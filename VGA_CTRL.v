==> flow/design.v <==
module VGA_CTRL(
	Clk25M,	 
	Rst_n,	 
	data_in,	 
	hcount,		 
	vcount,		 
	VGA_RGB,	 
	VGA_HS,		 
	VGA_VS,		 
	VGA_BLK,		 
	VGA_CLK		 
);
	input  Clk25M;           
	input  Rst_n;
	input  [23:0]data_in;      
	output [9:0]hcount;
	output [9:0]vcount;
	output [23:0]VGA_RGB;   
	output VGA_HS;            
	output VGA_VS;            
	output VGA_BLK;		 
	output VGA_CLK;		 
	assign VGA_CLK = ~Clk25M;
	reg [9:0] hcount_r;      
	reg [9:0] vcount_r;      
	wire hcount_ov;
	wire vcount_ov;
	wire dat_act; 
	parameter VGA_HS_end=10'd95,
				 hdat_begin=10'd143,
				 hdat_end=10'd783,
				 hpixel_end=10'd799,
				 VGA_VS_end=10'd1,
				 vdat_begin=10'd34,
				 vdat_end=10'd514,
				 vline_end=10'd524;
	assign hcount=dat_act?(hcount_r-hdat_begin):10'd0;
	assign vcount=dat_act?(vcount_r-vdat_begin):10'd0;
	always@(posedge Clk25M or negedge Rst_n)
	if(!Rst_n)
		hcount_r<=10'd0;
	else if(hcount_ov)
		hcount_r<=10'd0;
	else
		hcount_r<=hcount_r+10'd1;
	assign hcount_ov=(hcount_r==hpixel_end);
	always@(posedge Clk25M or negedge Rst_n)
	if(!Rst_n)
		vcount_r<=10'd0;
	else if(hcount_ov) begin
		if(vcount_ov)
			vcount_r<=10'd0;
		else
			vcount_r<=vcount_r+10'd1;
	end
	else 
		vcount_r<=vcount_r;
	assign 	vcount_ov=(vcount_r==vline_end);
	assign dat_act=((hcount_r>=hdat_begin)&&(hcount_r<hdat_end))
					&&((vcount_r>=vdat_begin)&&(vcount_r<vdat_end));
	assign VGA_BLK = dat_act;
	assign VGA_HS=(hcount_r>VGA_HS_end);
	assign VGA_VS=(vcount_r>VGA_VS_end);
	assign VGA_RGB=(dat_act)?data_in:24'h000000;
endmodule 
# Step by step through the tools: VGA_CTRL
# Tool output for the design above, in the order of the flow.
# Line numbers count from 1 in the design file above.
# Operators carry their Yosys type and port widths (W data, S select, Z words).
# A cell with - has no value.
# design
top	VGA_CTRL
clk_port	Clk25M
cell_library	sky130hd
lib_corner	tt_025C_1v80

# Elaborated design
# Source: Yosys, flattened and elaborated, memories not mapped. Widths are those after wreduce; folded enables and synchronous resets count as part of the registers. Registers that Yosys merges into a memory's read port (data or address) are not register bits. Print and check cells do not count. Equal cells are merged and count once.
# op_classes
addsub	4
cmp	6
n_eq	2
muxes	5
logic	1
reduce_and_logical	3
# ops
operator	count
$mux W10	4
$mux W24	1
$add A10 B1 Y10 const B	2
$lt A10 B10 Y1 const B	2
$eq A10 B10 Y1 const B	2
$gt A10 B1 Y1 const B	1
$sub A10 B6 Y10 const B	1
$ge A10 B6 Y1 const B	1
$gt A10 B7 Y1 const B	1
$sub A10 B8 Y10 const B	1
$ge A10 B8 Y1 const B	1
$logic_and A1 B1 Y1	3
$not A1 Y1	1
# word_totals
ff_bits	20
in_bits	26
out_inout_bits	48
elab_cells	23

# Depth
# Depth = most cells in a row (Yosys ltp): at word level without a register or memory, in the mapped netlist without a sequential cell, where the memories' decode and read muxes count.
# depth
depth_word	4
ABC_AREA	0
mapped_depth	8
depth_no_buf	6

# Netlist
# Source: synth_stat.txt of the flow (Yosys; design flattened, memories mapped). It holds for the ABC_AREA given above (unset counts as 0); a run with the other value may have another netlist.
# The area totals of this step are shown rounded.
# synth_totals
stdcells	206
synth_area_um2	2000
sequential_area_um2	500
ffs	20
buffers	19
# types
cell_type	count	area_total_um2
sky130_fd_sc_hd__dfrtp_1	20	500.48
sky130_fd_sc_hd__nor3b_2	23	287.776
sky130_fd_sc_hd__nor3_2	16	160.154
sky130_fd_sc_hd__buf_6	9	101.347
sky130_fd_sc_hd__ha_1	8	100.096
sky130_fd_sc_hd__xnor2_1	11	96.342
sky130_fd_sc_hd__xor2_1	9	78.826
sky130_fd_sc_hd__nand3_1	12	60.058
sky130_fd_sc_hd__a21oi_1	9	45.043
sky130_fd_sc_hd__nor2_1	10	37.536
sky130_fd_sc_hd__o21ai_0	7	35.034
sky130_fd_sc_hd__inv_1	9	33.782
sky130_fd_sc_hd__nand4_1	5	31.28
sky130_fd_sc_hd__o41ai_4	1	27.526
sky130_fd_sc_hd__and4_1	3	26.275
sky130_fd_sc_hd__nand2_1	7	26.275
sky130_fd_sc_hd__nor3_1	5	25.024
sky130_fd_sc_hd__nor3b_1	3	22.522
# Not listed: further types 27, cells in them 39.

# Flow measurements of VGA_CTRL on sky130hd: 2 stored runs with different settings, listed in no order. Input and output delays are each 20% of the period that was set; the output load is 0.01 pF.
# "timing.achieved_period_ns": clock period set for the run, less the worst setup slack. It is reckoned from that one timing run; input and output delays stay at 20% of the period that was set.
# "worstPathTime_ns": the worst setup path's part of the clock period (all of it between registers, 20% less for each end at a port) less its slack. A launch clock that arrives late makes it longer, a capture clock that arrives late makes it shorter.
# By "power_total_uw" is meant OpenSTA's value without simulated activity: inputs other than the clock are taken to toggle once in ten clock periods, and the tool carries that through the logic.
# The measured numbers are rounded.
# A setting shown as -- is not set for that run.
# Among the results, -- means that no value is shown for the run.
run name	period_ns	CAP_MARGIN	CORE_MARGIN	CORE_UTILIZATION	SLEW_MARGIN	PLACE_DENSITY_LB_ADDON	CELL_PAD_IN_SITES_GLOBAL_PLACEMENT	power_total_uw	util_pct	worstPathTime_ns	path_kind	final_die_area_um2	timing.achieved_period_ns	synth_area_um2	setupTns_ns	final_setup_ws_ns	stdcell_area_um2	ws_hold_ns
stored run 1	3.76	20	2	40	20	--	--	434	60.6	2.91	register to output	5590	3.663	2000	0.000	0.097	2900	0.548
stored run 2	3.38	25	2	66	5	0.0	3	--	--	--	--	--	--	--	--	--	--	--
# Stored run 2: no final report: placement broke off with FLW-0024
