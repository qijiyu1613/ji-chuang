==> flow/design.v <==
module key_ctrl (
    input wire sys_clk,
    input wire rst_n,
    input wire [3:0] key ,
    output reg [3:0] wave_sel
);
    wire key3;
    wire key2;
    wire key1;
    wire key0;
parameter sin_wave = 4'b0001,  
          saw_wave = 4'b0010,  
          tri_wave = 4'b0100,  
          squ_wave = 4'b1000;  
parameter CNT_MAX = 20'd999999 ;
always @(posedge sys_clk or negedge rst_n) begin
    if(!rst_n) begin
        wave_sel <= 4'b0000;
    end else if (key0 == 1'b1) begin
        wave_sel <= sin_wave;
    end else if (key1 == 1'b1) begin
        wave_sel <= tri_wave;
    end else if (key2 == 1'b1) begin
        wave_sel <= saw_wave; 
    end else if (key3 == 1'b1) begin
        wave_sel <= squ_wave;
    end else begin
        wave_sel <= wave_sel;
    end
end
 key_debounce
 #(
     .cnt_MAX  (20'd999999)   
 )
  key_debounce_inst3(
     .clk_50(sys_clk),
     .rst_n(rst_n),
     .key_in(key[3]),
     .key_flag(key3)
 );
key_debounce
#(
    .cnt_MAX  (CNT_MAX)   
)
 key_debounce_inst2(
    .clk_50(sys_clk),
    .rst_n(rst_n),
    .key_in(key[2]),
    .key_flag(key2)
);
key_debounce
#(
    .cnt_MAX  (CNT_MAX)   
)
 key_debounce_inst1(
    .clk_50(sys_clk),
    .rst_n(rst_n),
    .key_in(key[1]),
    .key_flag(key1)
);
key_debounce
#(
    .cnt_MAX  (CNT_MAX)   
)
 key_debounce_inst0(
    .clk_50(sys_clk),
    .rst_n(rst_n),
    .key_in(key[0]),
    .key_flag(key0)
);
endmodule
module key_debounce
#(
    parameter cnt_MAX = 20'd999999   
)
 (
    input wire clk_50,
    input wire rst_n,
    input wire key_in,
    output reg key_flag
);
    reg [19:0] cnt_20ms;
always @(posedge clk_50 or negedge rst_n) begin
    if (!rst_n) begin
        cnt_20ms <= 1'd0;
    end else if (key_in == 1'b1) begin
        cnt_20ms <=1'b0;
    end else if (cnt_20ms == cnt_MAX) begin
        cnt_20ms <= cnt_MAX;
    end else 
        cnt_20ms <= cnt_20ms +1'b1;
end
always @(posedge clk_50 or negedge rst_n) begin
    if (!rst_n) begin
        key_flag <= 1'b0;
    end else if (cnt_20ms == cnt_MAX-1'b1) begin
        key_flag <= 1'b1;
    end else 
        key_flag <= 1'b0;
end
endmodule 
# Tool chain data of key_ctrl
# What the tools print for key_ctrl, step after step.
# Line numbers count from 1 in the design file above.
# Operators carry their Yosys type and port widths (W data, S select, Z words).
# Not given: -
[inputs]
design = "key_ctrl"
clk_port = "sys_clk"
cell_library = "sky130hd"
lib_corner = "tt_025C_1v80"

# Word level
# Counts by Yosys on the flattened word-level netlist (proc, flatten, opt, wreduce; memories kept). Register bits leave out memories and registers merged into their read ports (data or address). Print and check cells are left out. Cells with the same type and inputs are merged into one.
[classes]
add_sub_neg = 4
n_eq = 8
muxes = 16
reduce_logical = 1
[op_table]
columns = ["op", "count"]
rows = [
  ["$eq A20 B20 Y1 const B", 8],
  ["$mux W20", 8],
  ["$add A20 B1 Y20 const B", 4],
  ["$mux W4", 4],
  ["$reduce_bool A4 Y1", 1],
  ["$mux W1", 4],
]
[bits]
register_bits = 88
elab_cells = 38

# Longest topological paths
# Depth = most cells in a row (Yosys ltp): at word level without a register or memory, in the mapped netlist without a sequential cell, where the memories' decode and read muxes count.
[logic_depth]
word_depth = 4
abc_area = 0
mapped_depth = 6

# Mapped cells and area
# The flow's flattened synthesis, as Yosys stat reports it; memories are mapped. The netlist is that of the ABC_AREA named above (0 if unset); the other value can give another one.
[by_type]
columns = ["cell_type", "count", "area_total_um2"]
rows = [
  ["sky130_fd_sc_hd__dfrtp_1", 88, 2.2E+03],
  ["sky130_fd_sc_hd__xnor2_1", 28, 245.235],
  ["sky130_fd_sc_hd__nor2_1", 56, 210.202],
  ["sky130_fd_sc_hd__a21oi_1", 36, 180.173],
  ["sky130_fd_sc_hd__nand4_1", 27, 168.912],
  ["sky130_fd_sc_hd__nand3_1", 31, 155.149],
  ["sky130_fd_sc_hd__xor2_1", 17, 148.893],
  ["sky130_fd_sc_hd__ha_1", 8, 100.096],
  ["sky130_fd_sc_hd__nor4_1", 15, 93.84],
  ["sky130_fd_sc_hd__and4_1", 9, 78.826],
  ["sky130_fd_sc_hd__nor3_1", 15, 75.072],
  ["sky130_fd_sc_hd__inv_1", 17, 63.811],
  ["sky130_fd_sc_hd__a31o_2", 6, 52.55],
  ["sky130_fd_sc_hd__nand2_1", 14, 52.55],
  ["sky130_fd_sc_hd__o21ai_0", 10, 50.048],
  ["sky130_fd_sc_hd__or3_1", 8, 50.048],
  ["sky130_fd_sc_hd__mux2_2", 4, 45.043],
  ["sky130_fd_sc_hd__and3_1", 6, 37.536],
]
# Other cell types: 26; their cells: 50.
[synth_totals]
cells = 445
area_um2 = 4393.0
seq_area_um2 = 2202.1
flip_flops = 88
# The figures by module come from a second, unflattened synthesis with its own total; it is not the netlist above.
[unflattened]
hier_cells = 450
hier_area_um2 = 4506.8
# Rows give one instance, submodules left out.
[by_module]
columns = ["module", "instances", "n_cells", "mod_area_um2", "mod_seq_area_um2"]
rows = [
  ["key_debounce (cnt_MAX=999999)", 4, 109, 1087.3, 525.5],
  ["key_ctrl", 1, 14, 157.7, 100.1],
]

# Worst setup path after synthesis
# Path of least setup slack by OpenSTA after synthesis, without wires, with an ideal clock, recovery checks aside; 20% of the period is set as input and as output delay. Where synthesis merged equal registers, the netlist keeps one of their names.
[synth_path]
path_kind = "register to register"
startpoint = "reg key_debounce_inst3.cnt_20ms[0]"
endpoint = "reg key_debounce_inst3.cnt_20ms[16]"
tclk_ns = 1.75
setup_ns = 0.078
t_arrival_ns = 1.738
t_required_ns = 1.672
setup_slack_ns = -0.066
path_delay_ns = 1.816
driving_pins = 6
n_path_buf = 0
period_less_setup_slack_ns = 1.816
# "path_delay_ns" is the arrival time less input delay plus setup time.
# "driving_pins": output pins that drive a net of the path, with the launching flip-flop's if there is one; two outputs of one cell count as two.
# "period_less_setup_slack_ns" = period - worst setup slack (recovery checks aside). The figure is calculated, with input and output delays left at 20% of the set period.
# Between the ends stands the longest chain of elaborated cells between them, by number of cells; it is not shown to be the way that was timed. Of several equally long chains one is given.
# A line is the first line of the expression or statement that the cell stems from. Yosys adds cells for indexed reads and writes and turns some case tables into memories.
# A register here has more assigning lines than the two given.
[synth_between]
path_cell_list = "sky130_fd_sc_hd__dfrtp_1 sky130_fd_sc_hd__ha_1 sky130_fd_sc_hd__nand3_2 sky130_fd_sc_hd__or4_4 sky130_fd_sc_hd__or3_1 sky130_fd_sc_hd__a21oi_1"
elab_chain_len = 3
cone_cells = 4
lines_between = 3
[synth_lines]
columns = ["item", "line_no", "source"]
rows = [
  ["start, declared", 82, "reg [19:0] cnt_20ms;"],
  ["start, assigned", 89, "cnt_20ms <= cnt_MAX;"],
  ["start, assigned", 91, "cnt_20ms <= cnt_20ms +1'b1;"],
  ["$add A20 B1 Y20", 91, ""],
  ["$mux W20", 88, "end else if (cnt_20ms == cnt_MAX) begin"],
  ["$mux W20", 86, "end else if (key_in == 1'b1) begin"],
  ["end, assigned", 89, ""],
  ["end, assigned", 91, ""],
  ["end, declared", 82, ""],
]

# Path in the finished layout
# From the final timing report of run 1: the path of least setup slack in the routed layout; clock arrival at registers is part of the times.
[layout_path]
path_kind = "register to register"
startpoint = "reg key_debounce_inst3.cnt_20ms[0]"
endpoint = "reg key_debounce_inst3.cnt_20ms[16]"
tclk_ns = 3.19
setup_ns = 0.08
t_arrival_ns = 2.27
t_required_ns = 3.45
setup_slack_ns = 1.18
driving_pins = 6
n_path_buf = 0
# Between the ends stands the longest chain of elaborated cells between them, by number of cells; it is not shown to be the way that was timed. Of several equally long chains one is given.
# A register here has more assigning lines than the two given.
[layout_between]
path_cell_list = "sky130_fd_sc_hd__dfrtp_1 sky130_fd_sc_hd__ha_1 sky130_fd_sc_hd__nand3_2 sky130_fd_sc_hd__or4_4 sky130_fd_sc_hd__or3_1 sky130_fd_sc_hd__a21oi_1"
elab_chain_len = 3
cone_cells = 4
lines_between = 3
[layout_lines]
columns = ["item", "line_no", "source"]
rows = [
  ["start, declared", 82, "reg [19:0] cnt_20ms;"],
  ["start, assigned", 89, "cnt_20ms <= cnt_MAX;"],
  ["start, assigned", 91, "cnt_20ms <= cnt_20ms +1'b1;"],
  ["$add A20 B1 Y20", 91, ""],
  ["$mux W20", 88, "end else if (cnt_20ms == cnt_MAX) begin"],
  ["$mux W20", 86, "end else if (key_in == 1'b1) begin"],
  ["end, assigned", 89, ""],
  ["end, assigned", 91, ""],
  ["end, declared", 82, ""],
]

# Stored flow runs of key_ctrl (2 of them; Yosys, OpenROAD, sky130hd). They differ in their settings and are not a sequence. Constraints: input delay and output delay 20% of the set period each, output load 0.01 pF.
# "clock_period_reached_ns" = clock period - worst setup slack. The figure is calculated, with input and output delays left at 20% of the set period.
# By "worst_path_ns" is meant the share of the clock period that the worst setup path is allowed (20% is reserved at inputs, 20% at outputs), minus its slack. Clock arrival times at its registers enter into it.
# "design_power_mw": no workload was simulated; the value follows from the tool's default switching activity.

[[run]]
name = "run 1"
[run.settings]
period_ns = 3.19
CORE_UTILIZATION = 61
SETUP_SLACK_MARGIN = -0.3
PLACE_DENSITY_LB_ADDON = 0.11
CORE_ASPECT_RATIO = 1.84
CELL_PAD_IN_SITES_GLOBAL_PLACEMENT = 0
CTS_CLUSTER_SIZE = 16
CTS_CLUSTER_DIAMETER = 166
SLEW_MARGIN = 0
MAX_ROUTING_LAYER = "met4"
CAP_MARGIN = 20
CORE_MARGIN = 2
[run.results]
post_route_stdcell_area_um2 = 4840.9
total_negative_slack_ns = 0.000
worstSetupSlack_ns = 1.180
design_power_mw = 2.179
clock_period_reached_ns = 2.010
die_um2 = 7928.0
ys_area_um2 = 4393.0
final_util_frac = 0.682
worst_path_ns = 2.01
worstPathKind = "register to register"

[[run]]
name = "run 2"
[run.settings]
period_ns = 1.38
CORE_UTILIZATION = 61
SETUP_SLACK_MARGIN = 0.05
PLACE_DENSITY = 0.38
HOLD_SLACK_MARGIN = 0.04
CORE_ASPECT_RATIO = 0.77
CELL_PAD_IN_SITES_GLOBAL_PLACEMENT = 2
TNS_END_PERCENT = 70
ABC_AREA = 0
CTS_CLUSTER_SIZE = 25
CTS_CLUSTER_DIAMETER = 272
CAP_MARGIN = 15
CORE_MARGIN = 2
SLEW_MARGIN = 20
[run.results]
outcome = "incomplete, placement halted on GPL-0301"
