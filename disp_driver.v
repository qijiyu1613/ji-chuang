==> flow/design.v <==
module disp_driver(
	ClkDisp,
	Rst_n,
	Data,
	DataReq,
	H_Addr,
	V_Addr,
	Disp_HS,
	Disp_VS,
	Disp_Red,
	Disp_Green,
	Disp_Blue,
	Disp_DE,
	Disp_PCLK
);
	input ClkDisp;
	input Rst_n;
	input [8 + 8 + 8 - 1:0] Data;
	output DataReq;
	output [11:0] H_Addr;
	output [11:0] V_Addr;
	output reg Disp_HS;
	output reg Disp_VS;
	output reg [8 - 1 :0]Disp_Red;
	output reg [8 - 1 :0]Disp_Green;
	output reg [8 - 1 :0]Disp_Blue;
	output reg Disp_DE;
	output Disp_PCLK;
	wire hcount_ov;
	wire vcount_ov;
	reg [11:0] hcount_r;      
	reg [11:0] vcount_r;      
	assign Disp_PCLK = ~ClkDisp;
	assign DataReq = Disp_DE;
	parameter hdat_begin = 12'd96 + 12'd40 + 12'd8 - 1'b1;
	parameter hdat_end = 12'd800 - 12'd8 - 12'd8 - 1'b1;
	parameter vdat_begin	= 12'd2 + 12'd25 + 12'd8 - 1'b1;
	parameter vdat_end = 12'd525 - 12'd8 - 12'd2 - 1'b1;	
	assign H_Addr = Disp_DE?(hcount_r - hdat_begin):12'd0;
	assign V_Addr = Disp_DE?(vcount_r - vdat_begin):12'd0;
	assign hcount_ov = (hcount_r >= 12'd800 - 1);
	always@(posedge ClkDisp or negedge Rst_n)
	if(!Rst_n)
		hcount_r <= 0;
	else if(hcount_ov)
		hcount_r <= 0;
	else
		hcount_r <= hcount_r + 1'b1;
	assign vcount_ov = (vcount_r >= 12'd525 - 1);
	always@(posedge ClkDisp or negedge Rst_n)
	if(!Rst_n)
		vcount_r <= 0;
	else if(hcount_ov) begin
		if(vcount_ov)
			vcount_r <= 0;
		else
			vcount_r <= vcount_r + 1'd1;
	end
	else 
		vcount_r <= vcount_r;
	always@(posedge ClkDisp)
		Disp_DE <= ((hcount_r >= hdat_begin)&&(hcount_r < hdat_end))
					&&((vcount_r >= vdat_begin)&&(vcount_r < vdat_end));
	always@(posedge ClkDisp)	begin			
		Disp_HS <= (hcount_r > 12'd96 - 1);
		Disp_VS <= (vcount_r > 12'd2 - 1);
		{Disp_Red,Disp_Green,Disp_Blue} <= (Disp_DE)?Data:1'd0;
	end
endmodule
-- Tool chain data of disp_driver
Tool output for the design above, in the order of the flow.
Line numbers count from 1 in the design file above.
The mark - stands for no value.
- design top: disp_driver
- clock: ClkDisp
- standard-cell library: sky130hd
- library corner: tt_025C_1v80

-- Word level
Source: Yosys, flattened and elaborated, memories not mapped. Widths are those after wreduce; folded enables and synchronous resets count as part of the registers. Registers that Yosys merges into a memory's read port (data or address) are not register bits. Print and check cells do not count. Equal cells are merged and count once.
- order comparisons: 8
- $add $sub $neg: 4
- shifts and indexed selects at 0
- bitwise operators at 1
- reduce/logical cells at 3
- $mul at 0
- multiplexer cells: 4
- eq/ne operators at 0
- noted div/mod/pow operators: 0
- operators with widths (cell ; number):
    12-bit 2-to-1 mux ; 4
    12-bit by 1-bit adder with 12-bit output (second input constant) ; 2
    12-bit by 10-bit >= comparator with 1-bit output (second input constant) ; 2
    12-bit by 10-bit < comparator with 1-bit output (second input constant) ; 2
    12-bit by 1-bit > comparator with 1-bit output (second input constant) ; 1
    12-bit by 6-bit subtractor with 12-bit output (second input constant) ; 1
    12-bit by 6-bit >= comparator with 1-bit output (second input constant) ; 1
    12-bit by 7-bit > comparator with 1-bit output (second input constant) ; 1
    12-bit by 8-bit subtractor with 12-bit output (second input constant) ; 1
    12-bit by 8-bit >= comparator with 1-bit output (second input constant) ; 1
    1-bit logical AND ; 3
    1-bit inverter ; 1
- noted input bits: 26
- noted latch bits: 0
- word width x clocked read ports at 0
- memory bits (read-only) at 0
- output and inout port bits at 53
- register bits: 51
- word-level cells: 28
- noted RAM bits: 0
- memories kept at 0

-- Longest topological paths
Longest topological path by Yosys (ltp), each cell counted once; first at word level (registers and memories cut), then after technology mapping (sequential cells cut; the memories' decode and read muxes count).
- noted depth in word-level cells: 3
- ABC_AREA at 1
- noted gate-level depth with buffers: 9

-- Synthesis result
Yosys stat after the flow's synthesis: flattened, memories mapped to cells. It holds for the ABC_AREA given above (unset counts as 0); a run with the other value may have another netlist.
- sequential part of the area at 1141.1 um^2
- cells in the netlist at 401
- buffers: 14
- flip-flops: 51
- cell area after synthesis at 2765.2 um^2
- cell types (cell type ; number ; area in all (um^2)):
    sky130_fd_sc_hd__dfrtp_1 ; 24 ; 600.576
    sky130_fd_sc_hd__dfxtp_1 ; 27 ; 540.518
    sky130_fd_sc_hd__nand2_1 ; 123 ; 461.693
    sky130_fd_sc_hd__inv_1 ; 60 ; 225.216
    sky130_fd_sc_hd__nor2_1 ; 52 ; 195.187
    sky130_fd_sc_hd__nand3_1 ; 28 ; 140.134
    sky130_fd_sc_hd__ha_1 ; 7 ; 87.584
    sky130_fd_sc_hd__a21oi_1 ; 13 ; 65.062
    sky130_fd_sc_hd__buf_6 ; 5 ; 56.304
    sky130_fd_sc_hd__xor2_1 ; 6 ; 52.55
    sky130_fd_sc_hd__nor2_2 ; 8 ; 50.048
    sky130_fd_sc_hd__nor3_1 ; 7 ; 35.034
    sky130_fd_sc_hd__o21ai_0 ; 6 ; 30.029
    sky130_fd_sc_hd__buf_4 ; 3 ; 22.522
    sky130_fd_sc_hd__nand3_2 ; 2 ; 20.019
    sky130_fd_sc_hd__inv_2 ; 5 ; 18.768
    sky130_fd_sc_hd__nand2_2 ; 3 ; 18.768
    sky130_fd_sc_hd__buf_2 ; 3 ; 15.014
Other cell types: 15; their cells: 19.

Settings and measured results of 2 stored flow runs for module disp_driver (sky130hd), not sorted in any way. The constraints put input and output delay at 20% of the set period each and load the outputs with 0.01 pF.
"achieved period": clock period set for the run, less the worst setup slack. It is reckoned from that one timing run; input and output delays stay at 20% of the period that was set.
"allowed time less slack (worst setup path)" means the part of the period allowed to the worst setup path (the constraints hold back 20% at inputs and 20% at outputs) less its slack; where the path has registers, the arrival times of their clocks count too.
"total design power" rests on the timing tool's default activity at the inputs, not on a simulated workload.

Record 1

==> flow/run.sh <==
#!/bin/bash
# the make line also repeats the synthesis and layout settings of config.mk as NAME=value (left out here)
make -C /OpenROAD-flow-scripts/flow DESIGN_CONFIG=/design/flow/config.mk WORK_HOME=/design/flow/orfs CLKGATE_MAP_FILE= finish
==> flow/config.mk <==
export PLATFORM = sky130hd
export DESIGN_NAME = disp_driver
export DESIGN_NICKNAME = disp_driver
export VERILOG_FILES = /design/flow/design.v
export SDC_FILE = /design/flow/constraint.sdc
export NUM_CORES = 4
export LEC_CHECK = 0
export ABC_AREA = 1
export CAP_MARGIN = 20
export CELL_PAD_IN_SITES_DETAIL_PLACEMENT = 1
export CORE_MARGIN = 8
export CORE_UTILIZATION = 27
export CTS_CLUSTER_SIZE = 88
export GPL_TIMING_DRIVEN = 1
export MIN_ROUTING_LAYER = met2
export PLACE_DENSITY_LB_ADDON = 0.07
export SETUP_SLACK_MARGIN = 0.07
export SLEW_MARGIN = 20
==> flow/constraint.sdc <==
create_clock -name core_clock -period 1.93 [get_ports {ClkDisp}]
set_input_delay 0.3860 -clock core_clock [delete_from_list [all_inputs] [get_ports {ClkDisp}]]
set_output_delay 0.3860 -clock core_clock [all_outputs]
set_load 0.01 [all_outputs]

Measured in record 1:
- std-cell area (final layout): 4539.4 um^2
- noted the allowed time less slack (worst setup path): 1.76 ns
- worst path kind: register -> output
- setup slack of the worst path: -0.218 ns
- noted the utilization after layout: 44.8%
- noted the achieved period: 2.148 ns
- noted the die area: 13735.8 um^2
- setup TNS at -0.773 ns
- area of the synthesized netlist at 2765.2 um^2
- noted the total design power: 3607 uW

Record 2

==> flow/run.sh <==
#!/bin/bash
# the make line also repeats the synthesis and layout settings of config.mk as NAME=value (left out here)
make -C /OpenROAD-flow-scripts/flow DESIGN_CONFIG=/design/flow/config.mk WORK_HOME=/design/flow/orfs CLKGATE_MAP_FILE= finish
==> flow/config.mk <==
export PLATFORM = sky130hd
export DESIGN_NAME = disp_driver
export DESIGN_NICKNAME = disp_driver
export VERILOG_FILES = /design/flow/design.v
export SDC_FILE = /design/flow/constraint.sdc
export NUM_CORES = 4
export LEC_CHECK = 0
export CAP_MARGIN = 20
export CELL_PAD_IN_SITES_DETAIL_PLACEMENT = 1
export CORE_MARGIN = 3
export CORE_UTILIZATION = 27
export CTS_CLUSTER_DIAMETER = 356
export CTS_CLUSTER_SIZE = 36
export MAX_ROUTING_LAYER = met4
export PLACE_DENSITY_LB_ADDON = 0.03
export SETUP_SLACK_MARGIN = 0.25
export SLEW_MARGIN = 10
==> flow/constraint.sdc <==
create_clock -name core_clock -period 1.95 [get_ports {ClkDisp}]
set_input_delay 0.3900 -clock core_clock [delete_from_list [all_inputs] [get_ports {ClkDisp}]]
set_output_delay 0.3900 -clock core_clock [all_outputs]
set_load 0.01 [all_outputs]

Measured in record 2:
- std-cell area (final layout): 4668.2 um^2
- noted the allowed time less slack (worst setup path): 2.12 ns
- worst path kind: register -> output
- setup slack of the worst path: -0.563 ns
- noted the utilization after layout: 52.3%
- noted the achieved period: 2.513 ns
- noted the die area: 10636.8 um^2
- setup TNS at -7.728 ns
- area of the synthesized netlist at 2547.4 um^2
- noted the total design power: 3983 uW
